==> flow/design.v <==
module pe_stw
#(
    parameter WORD_SIZE = 16
)(
    clk,
    rst,
    fsm_op2_select_in,   
    fsm_out_select_in,   
    stat_bit_in,   
        fault_inject,
        STW_test_load_en,
        STW_mult_op1,
        STW_mult_op2,
        STW_add_op,
        STW_expected,
        STW_start,
        STW_complete,
        STW_result_out,
    left_in,
    top_in, 
    right_out,
    bottom_out
);
    input clk;
    input rst;
    input fsm_op2_select_in;
    input fsm_out_select_in;
    input stat_bit_in;
        input [1:0] fault_inject;
        input [WORD_SIZE-1:0] STW_mult_op1;
        input [WORD_SIZE-1:0] STW_mult_op2;
        input [WORD_SIZE-1:0] STW_add_op;
        input [WORD_SIZE-1:0] STW_expected;
        input STW_test_load_en;
        input STW_start;
        output STW_complete;
        output STW_result_out;
    input [WORD_SIZE - 1: 0] left_in;
    input [WORD_SIZE - 1: 0] top_in;
    output [WORD_SIZE - 1: 0] right_out;
    output [WORD_SIZE - 1: 0] bottom_out;   
    wire [WORD_SIZE - 1: 0] bottom_out_mac;    
    wire [WORD_SIZE - 1: 0] right_out_mac;
    assign bottom_out = !STW_result_out ? top_in : bottom_out_mac;    
    assign right_out = !STW_result_out ? left_in : right_out_mac;
    traditional_mac_stw mac_stw(
        .clk(clk),
        .rst(rst),
        .fsm_op2_select_in(fsm_op2_select_in),
        .fsm_out_select_in(fsm_out_select_in),
        .stat_bit_in(stat_bit_in),
            .fault_inject(fault_inject),
            .STW_test_load_en(STW_test_load_en),
            .STW_mult_op1(STW_mult_op1),
            .STW_mult_op2(STW_mult_op2),
            .STW_add_op(STW_add_op),
            .STW_expected(STW_expected),
            .STW_start(STW_start),
            .STW_complete(STW_complete),
            .STW_result_out(STW_result_out),
        .left_in(left_in),
        .top_in(top_in),
        .right_out(right_out_mac),
        .bottom_out(bottom_out_mac)
    );
endmodule
module traditional_mac_stw
#(
    parameter WORD_SIZE = 16
)(
    clk,
    rst,
    fsm_op2_select_in,   
    fsm_out_select_in,   
    stat_bit_in,   
        fault_inject,
        STW_test_load_en,
        STW_mult_op1,
        STW_mult_op2,
        STW_add_op,
        STW_expected,
        STW_start,
        STW_complete,
        STW_result_out,
    left_in,
    top_in, 
    right_out,
    bottom_out
);
input clk;
input rst;
input fsm_op2_select_in;
input fsm_out_select_in;
input stat_bit_in;
    input [1:0] fault_inject;
    wire [WORD_SIZE-1:0] stuck_at = (fault_inject[1]) ? {WORD_SIZE{1'b1}} : {WORD_SIZE{1'b0}};
input [WORD_SIZE - 1: 0] left_in;
input [WORD_SIZE - 1: 0] top_in;
output [WORD_SIZE - 1: 0] right_out;
output [WORD_SIZE - 1: 0] bottom_out;
wire [255:0] tie_low;
assign tie_low = {WORD_SIZE{1'b0}};
reg [WORD_SIZE - 1: 0] stationary_operand_reg;
reg [WORD_SIZE - 1: 0] top_in_reg;
reg [WORD_SIZE - 1: 0] left_in_reg;
reg [WORD_SIZE - 1: 0] accumulator_reg;
wire [WORD_SIZE - 1: 0] adder_out; 
wire [WORD_SIZE - 1: 0] mult_op2_mux_out;
wire [WORD_SIZE - 1: 0] add_op2_mux_out;
assign right_out = left_in_reg;
assign bottom_out = (fsm_out_select_in == 1'b0) ? {tie_low[WORD_SIZE - 1: 0] | top_in_reg} : accumulator_reg;
    input [WORD_SIZE-1:0] STW_mult_op1;
    input [WORD_SIZE-1:0] STW_mult_op2;
    input [WORD_SIZE-1:0] STW_add_op;
    input [WORD_SIZE-1:0] STW_expected;
    input STW_test_load_en;
    input STW_start;
    output reg STW_complete;
    output reg STW_result_out = 1'b1;
    reg [WORD_SIZE-1:0] STW_mult_op1_reg;
    reg [WORD_SIZE-1:0] STW_mult_op2_reg;
    reg [WORD_SIZE-1:0] STW_add_op_reg;
    reg [WORD_SIZE-1:0] STW_expected_reg;
    parameter STW_IDLE = 'h0;
    parameter STW_RUNNING ='h1;
    reg stw_en;
    reg state;
    always @(posedge clk, posedge rst) begin
        if (rst) begin
            STW_complete <= 'b1;
            stw_en <= 'b0;
            STW_result_out <= 1'b1;
            state <= STW_IDLE;
        end else begin
            case (state)
                STW_IDLE: begin
                    if (STW_start) begin
                        STW_complete <= 'b0;
                        stw_en <= 'b1;
                        state <= STW_RUNNING;
                    end
                end
                STW_RUNNING: begin
                    STW_complete <= 1'b1;
                    stw_en <= 'b0;
                    STW_result_out <= (STW_expected_reg == adder_out);
                    state <= STW_IDLE;
                end
                default: begin
                    stw_en <= 'b0;
                    state <= STW_IDLE;
                end
            endcase
        end
    end
    always @(posedge clk, posedge rst) begin
        if (rst) begin
            STW_expected_reg <= 'd0;
            STW_mult_op1_reg <= 'd0;
            STW_mult_op2_reg <= 'd0;
            STW_add_op_reg <= 'd0;
        end
        else if (STW_test_load_en) begin
            STW_expected_reg <= STW_expected;
            STW_mult_op1_reg <= STW_mult_op1;
            STW_mult_op2_reg <= STW_mult_op2;
            STW_add_op_reg <= STW_add_op;
        end
    end
wire [WORD_SIZE - 1: 0] multiplier_out;
    reg [WORD_SIZE - 1: 0] stw_multiplier_reg;
    always @(negedge clk) begin
        if (stw_en) begin
            stw_multiplier_reg <= STW_mult_op1_reg * STW_mult_op2_reg;
        end
    end
        assign multiplier_out = (fault_inject[0]) ? stuck_at : (stw_en ? stw_multiplier_reg : left_in_reg * mult_op2_mux_out);
    assign adder_out = multiplier_out + (stw_en ? STW_add_op_reg : add_op2_mux_out);
assign mult_op2_mux_out = (stat_bit_in == 1'b1) ? stationary_operand_reg : top_in_reg;
assign add_op2_mux_out = (stat_bit_in == 1'b1) ? top_in_reg : accumulator_reg;
always @(posedge clk, posedge rst)
begin
     if(rst == 1'b1)
     begin
        top_in_reg <= tie_low[WORD_SIZE - 1: 0]; 
        left_in_reg <= tie_low[WORD_SIZE - 1: 0]; 
     end
     else
     begin 
    if (!stw_en) begin
        left_in_reg <= left_in;
        top_in_reg <= top_in;
    end
     end
end
always @(posedge clk, posedge rst)
begin
    if(rst == 1'b1)
    begin
        accumulator_reg <= tie_low [WORD_SIZE - 1: 0]; 
        stationary_operand_reg <= tie_low [WORD_SIZE - 1: 0]; 
    end
    else
    begin
        if (fsm_op2_select_in == 1'b1)
        begin
            stationary_operand_reg <= top_in;
        end
        if (!stw_en) begin
            accumulator_reg <= adder_out;
        end
    end
end
endmodule
module traditional_systolic_stw
#(
    parameter ROWS = 4,
    parameter COLS = 4,
    parameter WORD_SIZE = 16
) (
    clk,
    rst,
    ctl_stat_bit_in, 
    ctl_dummy_fsm_op2_select_in,
    ctl_dummy_fsm_out_select_in,
        fault_inject_bus,
        STW_mult_op1,
        STW_mult_op2,
        STW_add_op,
        STW_expected,
        STW_test_load_en,
        STW_start,
        STW_complete_out,
        STW_result_mat,
    left_in_bus,
    top_in_bus,
    bottom_out_bus,
    right_out_bus
);
input clk;
input rst;
input [ROWS * WORD_SIZE - 1: 0] left_in_bus;
input [COLS * WORD_SIZE - 1: 0] top_in_bus;
output [COLS * WORD_SIZE - 1: 0] bottom_out_bus;
output [ROWS * WORD_SIZE - 1: 0] right_out_bus;
input ctl_stat_bit_in; 
input ctl_dummy_fsm_op2_select_in;
input ctl_dummy_fsm_out_select_in;
    input [(ROWS * COLS * 2) - 1:0] fault_inject_bus;  
    input [WORD_SIZE-1:0] STW_mult_op1;
    input [WORD_SIZE-1:0] STW_mult_op2;
    input [WORD_SIZE-1:0] STW_add_op;
    input [WORD_SIZE-1:0] STW_expected;
    input STW_test_load_en;
    input STW_start;
    output STW_complete_out;
    output [(ROWS*COLS)-1:0] STW_result_mat;  
wire [ROWS * COLS * WORD_SIZE - 1: 0] hor_interconnect;
wire [COLS * ROWS * WORD_SIZE - 1: 0] ver_interconnect;
wire [(ROWS*COLS)-1:0] STW_complete;
assign STW_complete_out = &STW_complete;
genvar r, c;
generate
for (r = 0; r < ROWS; r = r + 1) begin : right_out_genblk
    assign right_out_bus[(r+1) * WORD_SIZE - 1 -: WORD_SIZE] = hor_interconnect[r * COLS * WORD_SIZE + COLS * WORD_SIZE - 1 -: WORD_SIZE];
end 
for (c  = 0; c < COLS; c = c + 1) begin : bottom_out_genblk
    assign bottom_out_bus[(c+1) * WORD_SIZE - 1 -: WORD_SIZE] = ver_interconnect[(ROWS * c + ROWS) * WORD_SIZE - 1 -: WORD_SIZE];
end
for(r = 0; r < ROWS; r = r+1) begin : mac_row_genblk
    for(c = 0; c < COLS; c = c+1) begin : mac_col_genblk
        localparam VERTICAL_SIGNAL_OFFSET = (c * ROWS + (r+1)) * WORD_SIZE;
        localparam HORIZONTAL_SIGNAL_OFFSET = (r * COLS + (c+1)) * WORD_SIZE;
        if ((r == 0) && (c==0))
        begin : rc
            traditional_mac_stw #(
                .WORD_SIZE(WORD_SIZE)
            ) u_mac(
                .clk(clk),
                .rst(rst),
                .fsm_op2_select_in(ctl_dummy_fsm_op2_select_in),
                .fsm_out_select_in(ctl_dummy_fsm_out_select_in),
                .stat_bit_in(ctl_stat_bit_in),
                    .fault_inject(fault_inject_bus[(c*ROWS+r)*2 +: 2]),
                    .STW_test_load_en(STW_test_load_en),
                    .STW_mult_op1(STW_mult_op1),
                    .STW_mult_op2(STW_mult_op2),
                    .STW_add_op(STW_add_op),
                    .STW_expected(STW_expected),
                    .STW_start(STW_start),
                    .STW_complete(STW_complete[(r*COLS)+c]),
                    .STW_result_out(STW_result_mat[(r*COLS)+c]),
                .left_in(left_in_bus[(r+1) * WORD_SIZE -1 -: WORD_SIZE]),
                .top_in(top_in_bus[(c+1) * WORD_SIZE - 1 -: WORD_SIZE]),
                .right_out(hor_interconnect[HORIZONTAL_SIGNAL_OFFSET - 1 -: WORD_SIZE]),
                .bottom_out(ver_interconnect[VERTICAL_SIGNAL_OFFSET -1 -: WORD_SIZE])
            );
        end
        else if (c==0)
        begin : rc
            localparam TOP_PEER_OFFSET = (c * ROWS + r) * WORD_SIZE;
            traditional_mac_stw #(
                .WORD_SIZE(WORD_SIZE)
            ) u_mac(
                .clk(clk),
                .rst(rst),
                .fsm_op2_select_in(ctl_dummy_fsm_op2_select_in),
                .fsm_out_select_in(ctl_dummy_fsm_out_select_in),
                .stat_bit_in(ctl_stat_bit_in),
                    .fault_inject(fault_inject_bus[(c*ROWS+r)*2 +: 2]),
                    .STW_test_load_en(STW_test_load_en),
                    .STW_mult_op1(STW_mult_op1),
                    .STW_mult_op2(STW_mult_op2),
                    .STW_add_op(STW_add_op),
                    .STW_expected(STW_expected),
                    .STW_start(STW_start),
                    .STW_complete(STW_complete[(r*COLS)+c]),
                    .STW_result_out(STW_result_mat[(r*COLS)+c]),
                .left_in(left_in_bus[(r+1) * WORD_SIZE -1 -: WORD_SIZE]),
                .top_in(ver_interconnect[TOP_PEER_OFFSET -1 -: WORD_SIZE]),
                .right_out(hor_interconnect[HORIZONTAL_SIGNAL_OFFSET -1 -: WORD_SIZE]),
                .bottom_out(ver_interconnect[VERTICAL_SIGNAL_OFFSET -1 -: WORD_SIZE])
            );
        end
        else if (r==0)
        begin : rc
            localparam LEFT_PEER_OFFSET = (r * COLS + c) * WORD_SIZE;
            traditional_mac_stw #(
                .WORD_SIZE(WORD_SIZE)
            ) u_mac(
                .clk(clk),
                .rst(rst),
                .fsm_op2_select_in(ctl_dummy_fsm_op2_select_in),
                .fsm_out_select_in(ctl_dummy_fsm_out_select_in),
                .stat_bit_in(ctl_stat_bit_in),
                    .fault_inject(fault_inject_bus[(c*ROWS+r)*2 +: 2]),
                    .STW_test_load_en(STW_test_load_en),
                    .STW_mult_op1(STW_mult_op1),
                    .STW_mult_op2(STW_mult_op2),
                    .STW_add_op(STW_add_op),
                    .STW_expected(STW_expected),
                    .STW_start(STW_start),
                    .STW_complete(STW_complete[(r*COLS)+c]),
                    .STW_result_out(STW_result_mat[(r*COLS)+c]),
                .left_in(hor_interconnect[LEFT_PEER_OFFSET - 1 -: WORD_SIZE]),
                .top_in(top_in_bus[(c+1) * WORD_SIZE - 1 -: WORD_SIZE]),
                .right_out(hor_interconnect[HORIZONTAL_SIGNAL_OFFSET -1 -: WORD_SIZE]),
                .bottom_out(ver_interconnect[VERTICAL_SIGNAL_OFFSET -1 -: WORD_SIZE])
            );
        end
        else
        begin : rc
            localparam TOP_PEER_OFFSET =  (c * ROWS + r)  * WORD_SIZE;
            localparam LEFT_PEER_OFFSET = (r * COLS + c) * WORD_SIZE;
            traditional_mac_stw #(
                .WORD_SIZE(WORD_SIZE)
            ) u_mac(
                .clk(clk),
                .rst(rst),
                .fsm_op2_select_in(ctl_dummy_fsm_op2_select_in),
                .fsm_out_select_in(ctl_dummy_fsm_out_select_in),
                .stat_bit_in(ctl_stat_bit_in),
                    .fault_inject(fault_inject_bus[(c*ROWS+r)*2 +: 2]),
                    .STW_test_load_en(STW_test_load_en),
                    .STW_mult_op1(STW_mult_op1),
                    .STW_mult_op2(STW_mult_op2),
                    .STW_add_op(STW_add_op),
                    .STW_expected(STW_expected),
                    .STW_start(STW_start),
                    .STW_complete(STW_complete[(r*COLS)+c]),
                    .STW_result_out(STW_result_mat[(r*COLS)+c]),
                .left_in(hor_interconnect[LEFT_PEER_OFFSET - 1 -: WORD_SIZE]),
                .top_in(ver_interconnect[TOP_PEER_OFFSET -1 -: WORD_SIZE]),
                .right_out(hor_interconnect[HORIZONTAL_SIGNAL_OFFSET -1 -: WORD_SIZE]),
                .bottom_out(ver_interconnect[VERTICAL_SIGNAL_OFFSET -1 -: WORD_SIZE])
            );
        end
    end
end
endgenerate
endmodule
# Step by step through the tools: pe_stw
# What the tools print for pe_stw, step after step.
# Lines are those of the file above, counted from 1.
# Operators: Yosys type, input widths -> output width; for muxes data width and select width s.
# Library cell names are shortened.
# The mark - stands for no value.
# design
top_module	pe_stw
clock	clk
library	sky130hd
corner	tt_025C_1v80

# Word-level counts
# Yosys after proc, flatten, opt, wreduce and memory -nomap, before mapping. Memory bits, and registers merged into a memory's read port (data or address), are not among the register bits. Print and check cells are not counted. Equal cells are merged and count once.
# bits
word_cells	34
out_inout_bits	34
regBits	148
inputBits	105
# op_classes
mul	2
logic	1
n_addsub	1
n_eq	2
n_mux	15
# ops
cell	count
$mul 16x16->16	2
$mux 16	9
$add 16x16->16	1
$eq 16x16->1	1
$pmux 1 s2	2
$mux 1	4
$ne 2x2->1 const B	1
$not 1->1	1

# Depth
# Yosys ltp: most cells in a row. Word level: on the elaborated netlist, between registers, memories and ports. Mapped: between sequential cells and ports; inverters and the memories' decode and read muxes count.
# depth
depth_word	6
abc_area	0
ltp_mapped	33

# Mapped cells and area
# The flow's flattened synthesis, as Yosys stat reports it; memories are mapped. The netlist is that of the ABC_AREA named above (0 if unset); the other value can give another one.
# The area totals of this step are shown rounded.
# by_type
cell_type	count	area_total_um2
dfrtp_1	130	3253.12
fa_1	161	3.22E+03
mux2_2	142	1.6E+03
ha_1	113	1.41E+03
inv_1	246	923.386
xnor2_1	77	674.397
and2_1	105	656.88
nand2_1	166	623.098
edfxtp_1	16	480.461
mux2i_1	43	430.413
a21oi_1	57	285.274
xor2_1	26	227.718
nor2b_1	36	225.216
clkbuf_1	58	217.709
nor2_1	50	187.68
o21ai_0	35	175.168
nand2b_1	12	75.072
o21bai_1	10	75.072
# Not listed: further types 34, cells in them 77.
# mapped
mapped_area_mm2	0.0154
stdcells	1560
seqArea_mm2	0.00379
flip_flops	148
# The figures by module come from a second, unflattened synthesis with its own total; it is not the netlist above.
# unflattened
cells_unflattened	1570
area_unflattened_mm2	0.0157
# Each row is one instance without its submodules.
# modules
module	instances	area_mm2	cells
traditional_mac_stw	1	0.0152	1534
pe_stw	1	0.000544	36

# Flow measurements of pe_stw on sky130hd: 2 stored runs with different settings, listed in no order. Input and output delays are each 20% of the period that was set; the output load is 0.01 pF.
# The results are shown rounded.
# Among the settings, -- means not set for that run.
stored run	period_ns	CORE_UTILIZATION	SETUP_SLACK_MARGIN	PLACE_DENSITY_LB_ADDON	CELL_PAD_IN_SITES_GLOBAL_PLACEMENT	TNS_END_PERCENT	CAP_MARGIN	MAX_ROUTING_LAYER	CORE_MARGIN	SLEW_MARGIN	PLACE_DENSITY	CORE_ASPECT_RATIO	ABC_AREA	CTS_CLUSTER_SIZE	MIN_ROUTING_LAYER	synthArea_mm2	die_mm2	finalCellArea_mm2	setup_ws_ps	timing.setup.tns_ps
entry A	10.7	69	2.72	0.18	0	70	10	met4	2	20	--	--	--	--	--	0.0154	0.0235	0.019	79	0
entry B	10.1	16	--	--	--	50	15	met5	2	20	0.79	2.0	0	73	met1	0.0154	0.0988	0.0196	-125	-179
