==> flow/design.v <==
module bram_mat #(
    parameter ROWS = 4,
    parameter COLS = 4,
    parameter WORD_SIZE = 16
) (clk, we, addr, di, dout);
    localparam NUM_LINES = 15;
    localparam ADDR_WIDTH = 32;   
    input clk;
    input we;
    input logic [ADDR_WIDTH-1:0] addr;
    input logic signed [4*32-1:0] di;
    output logic signed [4*32-1:0] dout;
    logic signed [4*32-1:0] ram [NUM_LINES-1:0];
    initial begin        
        ram[0] = {{16'd1, 16'h0200}, -{16'd2, 16'h5000}};
        ram[1] = {{16'd4, 16'b0}, {32'h09000}};
        ram[2] = {{32'h0}, {32'h0}};
        ram[3] = {{32'h0}, {32'h0}};
        ram[4] = {{16'd0, 16'b0}, {16'd9, 16'b0}};
        ram[5] = {{16'd4, 16'b0}, {16'd5, 16'b0}};
        ram[6] = {{16'd6, 16'b0}, {32'h0}};
        ram[7] = {{32'h0}, {32'h0}};
        ram[8] = {{32'h0}, {32'h0}};
        ram[9] = {{32'h0}, {32'h0}};
        ram[10] = {{32'h0}, {32'h0}};
        ram[11] = {32'd0, 32'd0, 32'd0, 32'd0};
        ram[12] = {32'd0, 32'd0, 32'd0, 32'd0};
        ram[13] = {32'd0, 32'd0, 32'd0, 32'd0};
        ram[14] = {32'd0, 32'd0, 32'd0, 32'd0};
    end
    always @(posedge clk) begin
        if (we)
            ram[addr] <= di;
        dout <= ram[addr];
    end
endmodule
Reports on bram_mat
What the tools print for bram_mat, step after step.
Line numbers count from 1 in the design file above.
Library cell names are shortened.
{"block": "setup", "top_module": "bram_mat", "clk_port": "clk", "cell_library": "sky130hd", "corner": "tt_025C_1v80"}

Word level
Yosys after proc, flatten, opt, wreduce and memory -nomap, before mapping. Enables and synchronous resets that opt folds into registers are not counted as muxes. Memory bits, and registers merged into a memory's read port (data or address), are not among the register bits. Print and check cells are not counted. Equal cells are merged and count once.
Memory sizes are those after Yosys's memory passes, which may raise the word count (mostly to a power of two), join words into wider ones and drop unused or constant bits.
{"block": "word_totals", "register_bits": 0, "latch_bits": 0, "ram_bits": 1920, "mem_bits_ro": 0, "clocked_rd_ports_x_width": 128, "n_memories": 1, "input_bits": 162, "output_inout_bits": 128, "wordCells": 4}
{"block": "op_classes", "add_sub_neg": 0, "n_mul": 0, "n_div": 0, "compare": 0, "equal": 0, "shifts": 0, "muxes": 3, "logic": 0, "reduce_and_logical": 0}
{"block": "mem_list", "memory": "ram", "words": 15, "word_bits": 128, "read_ports": 1, "wr": 1, "line": 13, "rtl": "logic signed [4*32-1:0] ram [NUM_LINES-1:0];"}
{"block": "ops", "operator": "128-bit 2-to-1 mux", "count": 1}
{"block": "ops", "operator": "4-bit 2-to-1 mux", "count": 1}
{"block": "ops", "operator": "1-bit 2-to-1 mux", "count": 1}

Longest topological paths
Depth = most cells in a row (Yosys ltp): at word level without a register or memory, in the mapped netlist without a sequential cell, where the memories' decode and read muxes count.
{"block": "logic_depth", "ltp_word": 1, "abc_area": 0, "depth_mapped": 8, "ltp_nobuf": 3}

Mapped cells and area
Source: synth_stat.txt of the flow (Yosys; design flattened, memories mapped). It holds for the ABC_AREA given above (unset counts as 0); a run with the other value may have another netlist.
{"block": "mapped", "stdcells": 3284, "yosys_area_um2": 74994.4, "seq_area_um2": 60217.8, "ff_cells": 2048, "n_buf": 186}
{"block": "by_type", "type": "edfxtp_1", "count": 1920, "type_area_um2": 5.77E+04}
{"block": "by_type", "type": "mux4_2", "count": 362, "type_area_um2": 8.15E+03}
{"block": "by_type", "type": "dfxtp_1", "count": 128, "type_area_um2": 2.56E+03}
{"block": "by_type", "type": "a221o_1", "count": 128, "type_area_um2": 1.28E+03}
{"block": "by_type", "type": "mux2i_1", "count": 128, "type_area_um2": 1.28E+03}
{"block": "by_type", "type": "a22o_1", "count": 128, "type_area_um2": 1.12E+03}
{"block": "by_type", "type": "mux4_1", "count": 22, "type_area_um2": 578.054}
{"block": "by_type", "type": "nand2_1", "count": 131, "type_area_um2": 491.722}
{"block": "by_type", "type": "o21ai_0", "count": 78, "type_area_um2": 390.374}
{"block": "by_type", "type": "clkbuf_1", "count": 85, "type_area_um2": 319.056}
{"block": "by_type", "type": "buf_2", "count": 59, "type_area_um2": 295.283}
{"block": "by_type", "type": "o21ai_1", "count": 50, "type_area_um2": 250.24}
{"block": "by_type", "type": "buf_12", "count": 12, "type_area_um2": 240.23}
{"block": "by_type", "type": "buf_4", "count": 18, "type_area_um2": 135.13}
{"block": "by_type", "type": "buf_6", "count": 7, "type_area_um2": 78.826}
{"block": "by_type", "type": "nor2_1", "count": 12, "type_area_um2": 45.043}
{"block": "by_type", "type": "clkbuf_8", "count": 3, "type_area_um2": 41.29}
{"block": "by_type", "type": "nor3_1", "count": 4, "type_area_um2": 20.019}
Other cell types: 6; their cells: 9.

Timing after synthesis
Path of least setup slack by OpenSTA after synthesis, without wires, with an ideal clock, recovery checks aside; 20% of the period is set as input and as output delay. Where synthesis merged equal registers, the netlist keeps one of their names.
{"block": "synth_timing", "path_type": "input -> register", "from": "in addr[3]", "to": "mem ram[8][0]", "period_ns": 12.0, "input_delay_ns": 2.400, "setup_time_ns": 0.772, "t_first_pin_ns": 2.400, "arrival_time_ns": 11.957, "t_required_ns": 11.228, "path_slack_ns": -0.730, "path_delay_ns": 10.329, "stages": 5, "n_path_buf": 2, "period_less_setup_slack_ns": 12.73}
"path_delay_ns" is the arrival time less input delay plus setup time.
"stages": output pins that drive a net of the path, with the launching flip-flop's if there is one; two outputs of one cell count as two.
"period_less_setup_slack_ns" is the clock period less the worst setup slack; recovery checks do not enter. This is arithmetic on one report: input and output delays are still those of the set period (20% each).
The rows between start and end are the longest chain of elaborated cells between them; the timing report does not say that the signal goes this way. Where chains are equally long, one stands for them.
Each line given opens the expression or statement behind the cell; cells for indexed reads and writes are added by Yosys, which also makes memories of some case tables.
{"block": "synth_via", "path_cell_list": "nor2b_1 clkbuf_1 clkbuf_1 nand2_1 nor3_1", "elab_chain_len": 1, "cone_cells": 1, "cone_lines": 1, "classes_between": "mux (1)"}
{"block": "synth_lines", "element": "from (decl)", "line": 10, "rtl": "input logic [ADDR_WIDTH-1:0] addr;"}
{"block": "synth_lines", "element": "4-bit 2-to-1 mux", "line": 32, "rtl": "if (we)"}
{"block": "synth_lines", "element": "to (decl)", "line": 13, "rtl": "logic signed [4*32-1:0] ram [NUM_LINES-1:0];"}

Path in the finished layout
From the final timing report of entry A: the path of least setup slack in the routed layout; clock arrival at registers is part of the times.
{"block": "layout_timing", "path_type": "input -> register", "from": "in addr[0]", "to": "reg dout[89]", "period_ns": 12.0, "input_delay_ns": 2.40, "setup_time_ns": 0.11, "t_first_pin_ns": 2.40, "arrival_time_ns": 6.85, "t_required_ns": 12.69, "path_slack_ns": 5.84, "stages": 8, "n_path_buf": 5}
{"block": "layout_via", "path_cell_list": "buf_8 buf_4 buf_4 buf_12 buf_4 mux4_2 a22o_1 a221o_1"}
{"block": "layout_lines", "element": "from (decl)", "line": 10, "rtl": "input logic [ADDR_WIDTH-1:0] addr;"}
{"block": "layout_lines", "element": "to (decl)", "line": 12, "rtl": "output logic signed [4*32-1:0] dout;"}
No chain of elaborated cells between the ends is given.

==> runs of bram_mat <==
Measured data: module bram_mat, platform sky130hd, 2 stored runs of the flow under differing settings, order arbitrary. Input and output delays are each 20% of the period that was set; the output load is 0.01 pF.
"achieved_clock_period_ns" means the clock period less the worst setup slack. The figure is calculated, with input and output delays left at 20% of the set period.
"design_power_mw" rests on the timing tool's default activity at the inputs, not on a simulated workload.

{"run": "entry A", "settings": { "period_ns": 12.0, "CORE_UTILIZATION": 34, "SETUP_SLACK_MARGIN": 0.42, "CELL_PAD_IN_SITES_DETAIL_PLACEMENT": 0, "CAP_MARGIN": 20, "MIN_ROUTING_LAYER": "met1", "CORE_MARGIN": 2, "SLEW_MARGIN": 20 }, "results": { "finish.stdcell_area_um2": 87799.2, "timing.setup.ws_ns": 5.841, "achieved_clock_period_ns": 6.159, "yosys.chip_area_um2": 74994.4, "total_negative_slack_ns": 0.000, "final_die_area_um2": 224344.0, "design_power_mw": 15.259 }}
{"run": "entry B", "settings": { "period_ns": 13.3, "SETUP_SLACK_MARGIN": 1.27, "CAP_MARGIN": 20, "CORE_MARGIN": 2, "CORE_UTILIZATION": 40, "SLEW_MARGIN": 20 }, "results": { "design_power_mw": 13.825, "yosys.chip_area_um2": 74994.4, "timing.setup.ws_ns": 6.827, "achieved_clock_period_ns": 6.473, "total_negative_slack_ns": 0.000, "finish.stdcell_area_um2": 87420.1, "final_die_area_um2": 190965.0 }}
