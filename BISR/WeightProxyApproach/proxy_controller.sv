==> flow/design.v <==
module priority_encoder
#(
    parameter INPUT_WIDTH = 4,
    parameter ENCODED_VAL = 0    
) (
    rst,
    data_in,
    encoded_out
);
    localparam NUM_ENCODED_BITS = $clog2(INPUT_WIDTH);
    input rst;
    input [INPUT_WIDTH-1:0] data_in;
    output reg [NUM_ENCODED_BITS:0] encoded_out;   
    reg [NUM_ENCODED_BITS:0] i;
    always @(*) begin
        encoded_out = 'b0;
        for(i = 0; i < INPUT_WIDTH; i=i+1) begin
            if((data_in[i] == ENCODED_VAL)) begin    
                encoded_out[NUM_ENCODED_BITS] = 1'b1;
                encoded_out[NUM_ENCODED_BITS-1:0] = i;
            end
        end
   end
endmodule
module proxy_controller
#(
    parameter ROWS = 4,
    parameter COL_IDX = 0,    
    parameter WORD_SIZE = 16
) (
    clk,
    rst,
    stall,
    set_stationary_mode,
    matmul_mode,
    STW_complete,
    STW_result_mat,    
    fpe_idx_sel,    
    fpe_in_weight,    
    fpe_in_top,
    fpe_in_col_output,
    proxy_en,
    load_proxy,
    proxy_matmul,
    proxy_settings,
    rcm_left_in,
    fault_detected,
    proxy_left_in,
    fpe_output,
    fpe_weight,
    proxy_top_in,    
    proxy_orig_left_in,    
    proxy_stalled_top_in,
    proxy_stalled_right_out,
    proxy_out_valid,
    proxy_map_done
);
    localparam ROW_WIDTH = $clog2(ROWS);
    input clk, rst;
    input stall;
    input set_stationary_mode;
    input matmul_mode;
    input STW_complete;
    input [ROWS-1:0] STW_result_mat;
    input logic signed [WORD_SIZE-1:0] fpe_in_weight;
    input logic signed [WORD_SIZE-1:0] fpe_in_top;
    input logic signed [WORD_SIZE-1:0] fpe_in_col_output;
    input proxy_map_done;
    output [ROW_WIDTH-1:0] fpe_idx_sel;
    output [ROWS-1:0] proxy_en;
    output fault_detected;
    output logic signed [WORD_SIZE-1:0] proxy_left_in;
    output logic signed [WORD_SIZE-1:0] fpe_output;
    wire [ROW_WIDTH:0] priority_fault_idx;
    output logic signed [WORD_SIZE-1:0] fpe_weight;
    output reg [2:0] proxy_settings;    
    output reg proxy_out_valid;
    priority_encoder #(
        .INPUT_WIDTH(ROWS)
    ) fault_idx_encoder (
        .rst(rst),
        .data_in(STW_result_mat),
        .encoded_out(priority_fault_idx)
    );
    assign fault_detected = ~(&STW_result_mat);    
    assign proxy_en = (fault_detected && priority_fault_idx[ROW_WIDTH]) ? ('b1 << priority_fault_idx[ROW_WIDTH-1:0]) : 'b0;
    assign fpe_idx_sel = priority_fault_idx[ROW_WIDTH-1:0];
    reg [2:0] rcm_state;
    output reg load_proxy;
    output reg proxy_matmul;
    input logic signed [WORD_SIZE-1:0] rcm_left_in;
    always @(posedge clk) begin
        if(rst) begin
            proxy_left_in <= 'b0;
            proxy_out_valid <= 'b0;
        end
        else if(!stall) begin
            proxy_left_in <= (priority_fault_idx[ROW_WIDTH]) ? rcm_left_in : 'b0;
            proxy_out_valid <= ((proxy_left_in != 'b0) && proxy_map_done && priority_fault_idx[ROW_WIDTH]);
        end
    end
    always @(posedge clk) begin
        if(rst) begin
            proxy_settings <= 3'b0;
            load_proxy <= 1'b0;
            proxy_matmul <= 1'b0;
            fpe_weight <= 'b0;
            rcm_state <= 3'b0;
        end
        else begin
            case(rcm_state)
                3'b0: begin
                    if(proxy_map_done && fault_detected) begin
                        fpe_weight <= fpe_in_weight;
                        proxy_settings <= {3'b001};    
                        load_proxy <= 1'b1;
                        proxy_matmul <= 1'b0;
                        if(!stall)
                            rcm_state <= 3'b010;
                    end
                    else begin
                        load_proxy <= 1'b0;
                        fpe_weight <= 'b0;
                        proxy_matmul <= 1'b0;
                        proxy_settings <= 3'b0;
                    end
                end
                3'b010: begin
                    fpe_weight <= fpe_in_weight;
                    proxy_settings <= {3'b001};
                    rcm_state <= 3'b01;
                end
                3'b01: begin
                    fpe_weight <= 'b0;
                    proxy_matmul <= 1'b1;
                    proxy_settings <= {3'b110};    
                end
            endcase
        end
    end
    output logic signed [WORD_SIZE-1:0] proxy_stalled_top_in;
    input logic signed [WORD_SIZE-1:0] proxy_top_in;
    vDFF #(
        .WORD_SIZE(WORD_SIZE)
    ) proxy_bottom_out_ff (
        .clk(clk),
        .D(proxy_top_in),
        .Q(proxy_stalled_top_in),
        .shift_en(1'b1),
        .stall(stall)
    );
    output logic signed [WORD_SIZE-1:0] proxy_stalled_right_out;
    input logic signed [WORD_SIZE-1:0] proxy_orig_left_in;    
    vDFF #(
        .WORD_SIZE(WORD_SIZE)
    ) proxy_right_out_ff (
        .clk(clk),
        .D(proxy_orig_left_in),
        .Q(proxy_stalled_right_out),
        .shift_en(1'b0),
        .stall(stall)
    );
endmodule
module vDFF#(
    parameter WORD_SIZE = 16
) (clk,D,Q, shift_en, stall);
  input clk;
  input logic signed [WORD_SIZE-1:0] D;
  input shift_en;
  input stall;
  output logic signed [WORD_SIZE-1:0] Q;
  logic signed [WORD_SIZE-1:0] stalled_out;
  logic [3:0] shifter = 4'b0001;
  always @(posedge clk) begin
    if(shift_en && !stall) begin
        Q <= stalled_out;
      stalled_out <= D;
    end
    else if(!stall) begin
      Q <= D;
    end
  end
endmodule
From RTL to reports: proxy_controller
The steps from the RTL of proxy_controller to its reports follow in flow order. Lines are those of the file above, counted from 1. Cell names lack the library's common part. The mark -- stands for no value.

Top module: proxy_controller. Clock port: clk. Standard-cell library: sky130hd. Corner: tt_025C_1v80.

Word level
Source: Yosys, flattened and elaborated, memories not mapped. Widths are those after wreduce. Registers that Yosys merges into a memory's read port (data or address) are not register bits. Print and check cells do not count.

The figure for eq/ne operators is 4. The figure for shift-type cells is 1. Under mux-type cells stands 19. The figure for bitwise operators is 1. For reduce/logical cells the number is 11.

Operators by type and width (count): 16-bit case mux with 3-bit select (1); 16-bit 2-to-1 mux (3); 16-bit nonzero test (1); 3-bit case mux with 3-bit select (1); 1-bit 2-to-1 mux (7); 3-bit case mux with 2-bit select (1); 3-bit 2-to-1 mux (2); 1-bit logical AND (4); 1-bit by 2-bit left shift with 4-bit output with constant A (1); 2-bit inequality test with constant B (2); 2-bit nonzero test (2); 4-bit AND reduction (1); 4-bit 2-to-1 mux (1); 2-bit 2-to-1 mux (2); 3-bit by 1-bit == test with 1-bit output with constant B (1); 3-bit by 2-bit == test with 1-bit output with constant B (1); 3-bit zero test (1); 3-bit AND reduction (1); 3-bit nonzero test (1); 1-bit case mux with 2-bit select (1); 1-bit NOT (1).

The entry for bits in registers reads 89. The entry for input port bits reads 107. The entry for output and inout bits reads 93. For elaborated cells the number is 46.

Longest topological paths
Depth = most cells in a row (Yosys ltp): at word level without a register or memory, in the mapped netlist without a sequential cell, where the memories' decode and read muxes count.

Under depth in word-level cells stands 6. ABC_AREA: 0. The entry for depth in mapped cells reads 5. For depth with buffers taken out the number is 3.

Netlist
Yosys stat after the flow's synthesis: flattened, memories mapped to cells. It holds for the ABC_AREA given above (unset counts as 0); a run with the other value may have another netlist.

Cell types: edfxtp_1 (count 48, total area 1.44E+03 µm²); dfxtp_1 (count 40, total area 800.768 µm²); buf_4 (count 20, total area 150.144 µm²); a22o_1 (count 16, total area 140.134 µm²); a22oi_2 (count 9, total area 112.608 µm²); nand4_1 (count 18, total area 112.608 µm²); a21oi_2 (count 9, total area 78.826 µm²); a21oi_1 (count 13, total area 65.062 µm²); a22oi_1 (count 7, total area 52.55 µm²); nor2_1 (count 7, total area 26.275 µm²); nor4_1 (count 4, total area 25.024 µm²); buf_6 (count 2, total area 22.522 µm²); buf_2 (count 4, total area 20.019 µm²); nor3b_4 (count 1, total area 18.768 µm²); nor3_4 (count 1, total area 16.266 µm²); buf_8 (count 1, total area 15.014 µm²); clkbuf_8 (count 1, total area 13.763 µm²); inv_1 (count 3, total area 11.261 µm²).

Other cell types: 11; their cells: 15.

Under standard cells after synthesis stands 219. The figure for synthesis area is 3198.1 µm². Under flip-flops stands 88.

By module: a second synthesis without flattening, with its own total; a netlist apart from the flattened one above.

For cell total of the unflattened synthesis the number is 264. Under area total of the unflattened synthesis stands 4032.6 µm².

Each row is one instance without its submodules.

By module: vDFF (WORD_SIZE=16) (instances 2, cells 53, area 1227.4 µm²); proxy_controller (instances 1, cells 154, area 1555.2 µm²); priority_encoder (INPUT_WIDTH=4) (instances 1, cells 4, area 22.5 µm²).

Timing after synthesis
OpenSTA on the mapped netlist: ideal clock, no wires. The path of least setup slack (recovery checks aside). Input and output delay are each 20% of the period. Register names are those of the netlist, which keeps one name where synthesis merged equal registers.

Kind: in2reg. Start point: in stall. End point: reg proxy_left_in[10]. Under clock period stands 2.2 ns. For external input delay the number is 0.440 ns. Under setup time stands 0.117 ns. For arrival time the number is 1.518 ns. Under setup slack stands 0.565 ns. Delay of the path: 1.195 ns. The entry for stages reads 4. Under period reached after synthesis stands 1.635 ns.

"delay of the path" = arrival - input delay + setup time. "stages" counts driving pins, that of a launching flip-flop among them; a cell with two outputs on the path counts twice. "period reached after synthesis" is the clock period less the worst setup slack; recovery checks do not enter. This is arithmetic on one report: input and output delays are still those of the set period (20% each).

Path through: inv_2 > nor2_2 > buf_4 > a22o_1.

RTL lines, path after synthesis: from (decl) (RTL line 60) `input stall;`; to (assign) (RTL line 94) `proxy_left_in <= 'b0;`; to (assign) (RTL line 98) `proxy_left_in <= (priority_fault_idx[ROW_WIDTH]) ? rcm_left_in : 'b0;`; to (decl) (RTL line 72) `output logic signed [WORD_SIZE-1:0] proxy_left_in;`.

Chain of elaborated cells between the ends: none given.

Timing after layout
Path of least setup slack in the final report of run A (OpenROAD, finished layout, wires in). Where an end is a register, its clock arrival counts in the times.

Kind: in2out. Start point: in STW_result_mat[3]. End point: out fault_detected. Under clock period stands 2.25 ns. For external input delay the number is 0.45 ns. External output delay: 0.45 ns. For arrival time the number is 2.05 ns. Under setup slack stands -0.25 ns. The entry for stages reads 4.

Between the ends stands the longest chain of elaborated cells between them, by number of cells; it is not shown to be the way that was timed. Of several equally long chains one is given. Each line given opens the expression or statement behind the cell; cells for indexed reads and writes are added by Yosys, which also makes memories of some case tables.

Path through: clkdlybuf4s50_1 > nand4_1 > buf_6 > clkdlybuf4s50_1. Cells in the longest elaborated chain: 2.

RTL lines, path after layout: from (decl) (RTL line 64) `input [ROWS-1:0] STW_result_mat;`; 4-bit AND reduction (RTL line 85) `assign fault_detected = ~(&STW_result_mat);`; 1-bit NOT (RTL line 85); to (decl) (RTL line 71) `output fault_detected;`.

Subject: flow runs of proxy_controller

Hi,

Below are 2 stored runs of the flow (Yosys, OpenROAD; platform sky130hd) on proxy_controller, each with its settings and what was measured, unordered. Constraints: input delay and output delay 20% of the set period each, output load 0.01 pF. "clock period achieved" = clock period - worst setup slack. The figure is calculated, with input and output delays left at 20% of the set period. "critical path time" = time allowed to the worst setup path (clock period - input delay - output delay, where it has them) - its slack; a late launch clock adds to it, a late capture clock takes from it. "total power after layout": no workload was simulated; the value follows from the tool's default switching activity.

Files of run A:
==> flow/run.sh <==
#!/bin/bash
# the make line also repeats the synthesis and layout settings of config.mk as NAME=value (left out here)
make -C /OpenROAD-flow-scripts/flow DESIGN_CONFIG=/design/flow/config.mk WORK_HOME=/design/flow/orfs CLKGATE_MAP_FILE= finish
==> flow/config.mk <==
export PLATFORM = sky130hd
export DESIGN_NAME = proxy_controller
export DESIGN_NICKNAME = proxy_controller
export VERILOG_FILES = /design/flow/design.v
export SDC_FILE = /design/flow/constraint.sdc
export NUM_CORES = 4
export LEC_CHECK = 0
export CAP_MARGIN = 20
export CORE_MARGIN = 6
export CORE_UTILIZATION = 58
export CTS_CLUSTER_DIAMETER = 108
export CTS_CLUSTER_SIZE = 19
export GPL_ROUTABILITY_DRIVEN = 0
export GPL_TIMING_DRIVEN = 0
export MAX_ROUTING_LAYER = met4
export PLACE_DENSITY_LB_ADDON = 0.16
export SETUP_SLACK_MARGIN = -0.11
export SLEW_MARGIN = 20
==> flow/constraint.sdc <==
create_clock -name core_clock -period 2.25 [get_ports {clk}]
set_input_delay 0.4500 -clock core_clock [delete_from_list [all_inputs] [get_ports {clk}]]
set_output_delay 0.4500 -clock core_clock [all_outputs]
set_load 0.01 [all_outputs]

Results of run A. The measured synthesis area is 3,198.1 µm². The overall die area reads 7,439.9 µm². The standard-cell area after layout is 5,027.3 µm². The utilization after routing is 96.6 %. For the setup slack of the worst path the run shows -0.253 ns. The sum of negative setup slack comes to -0.933 ns. The measured post-route worst hold slack is 0.437 ns. The total power after layout is 3.591 mW. The measured clock period achieved is 2.503 ns. The measured critical path time is 1.60 ns. Critical path kind: in2out.

Files of run B:
==> flow/run.sh <==
#!/bin/bash
# the make line also repeats the synthesis and layout settings of config.mk as NAME=value (left out here)
make -C /OpenROAD-flow-scripts/flow DESIGN_CONFIG=/design/flow/config.mk WORK_HOME=/design/flow/orfs CLKGATE_MAP_FILE= finish
==> flow/config.mk <==
export PLATFORM = sky130hd
export DESIGN_NAME = proxy_controller
export DESIGN_NICKNAME = proxy_controller
export VERILOG_FILES = /design/flow/design.v
export SDC_FILE = /design/flow/constraint.sdc
export NUM_CORES = 4
export LEC_CHECK = 0
export CAP_MARGIN = 40
export CORE_MARGIN = 2
export CORE_UTILIZATION = 52
export CTS_CLUSTER_DIAMETER = 350
export CTS_CLUSTER_SIZE = 91
export GPL_ROUTABILITY_DRIVEN = 1
export GPL_TIMING_DRIVEN = 1
export PLACE_DENSITY = 0.8
export SETUP_SLACK_MARGIN = 0.35
export SLEW_MARGIN = 0
export TNS_END_PERCENT = 10
==> flow/constraint.sdc <==
create_clock -name core_clock -period 1.29 [get_ports {clk}]
set_input_delay 0.2580 -clock core_clock [delete_from_list [all_inputs] [get_ports {clk}]]
set_output_delay 0.2580 -clock core_clock [all_outputs]
set_load 0.01 [all_outputs]

Results of run B. The measured synthesis area is 3,198.1 µm². The overall die area reads 6,793.1 µm². The standard-cell area after layout is 4,954.8 µm². The utilization after routing is 83.7 %. For the setup slack of the worst path the run shows 0.130 ns. The sum of negative setup slack comes to 0.000 ns. The measured post-route worst hold slack is 0.302 ns. The total power after layout is 6.083 mW. The measured clock period achieved is 1.160 ns. The measured critical path time is 1.16 ns. Critical path kind: reg2reg.

Regards
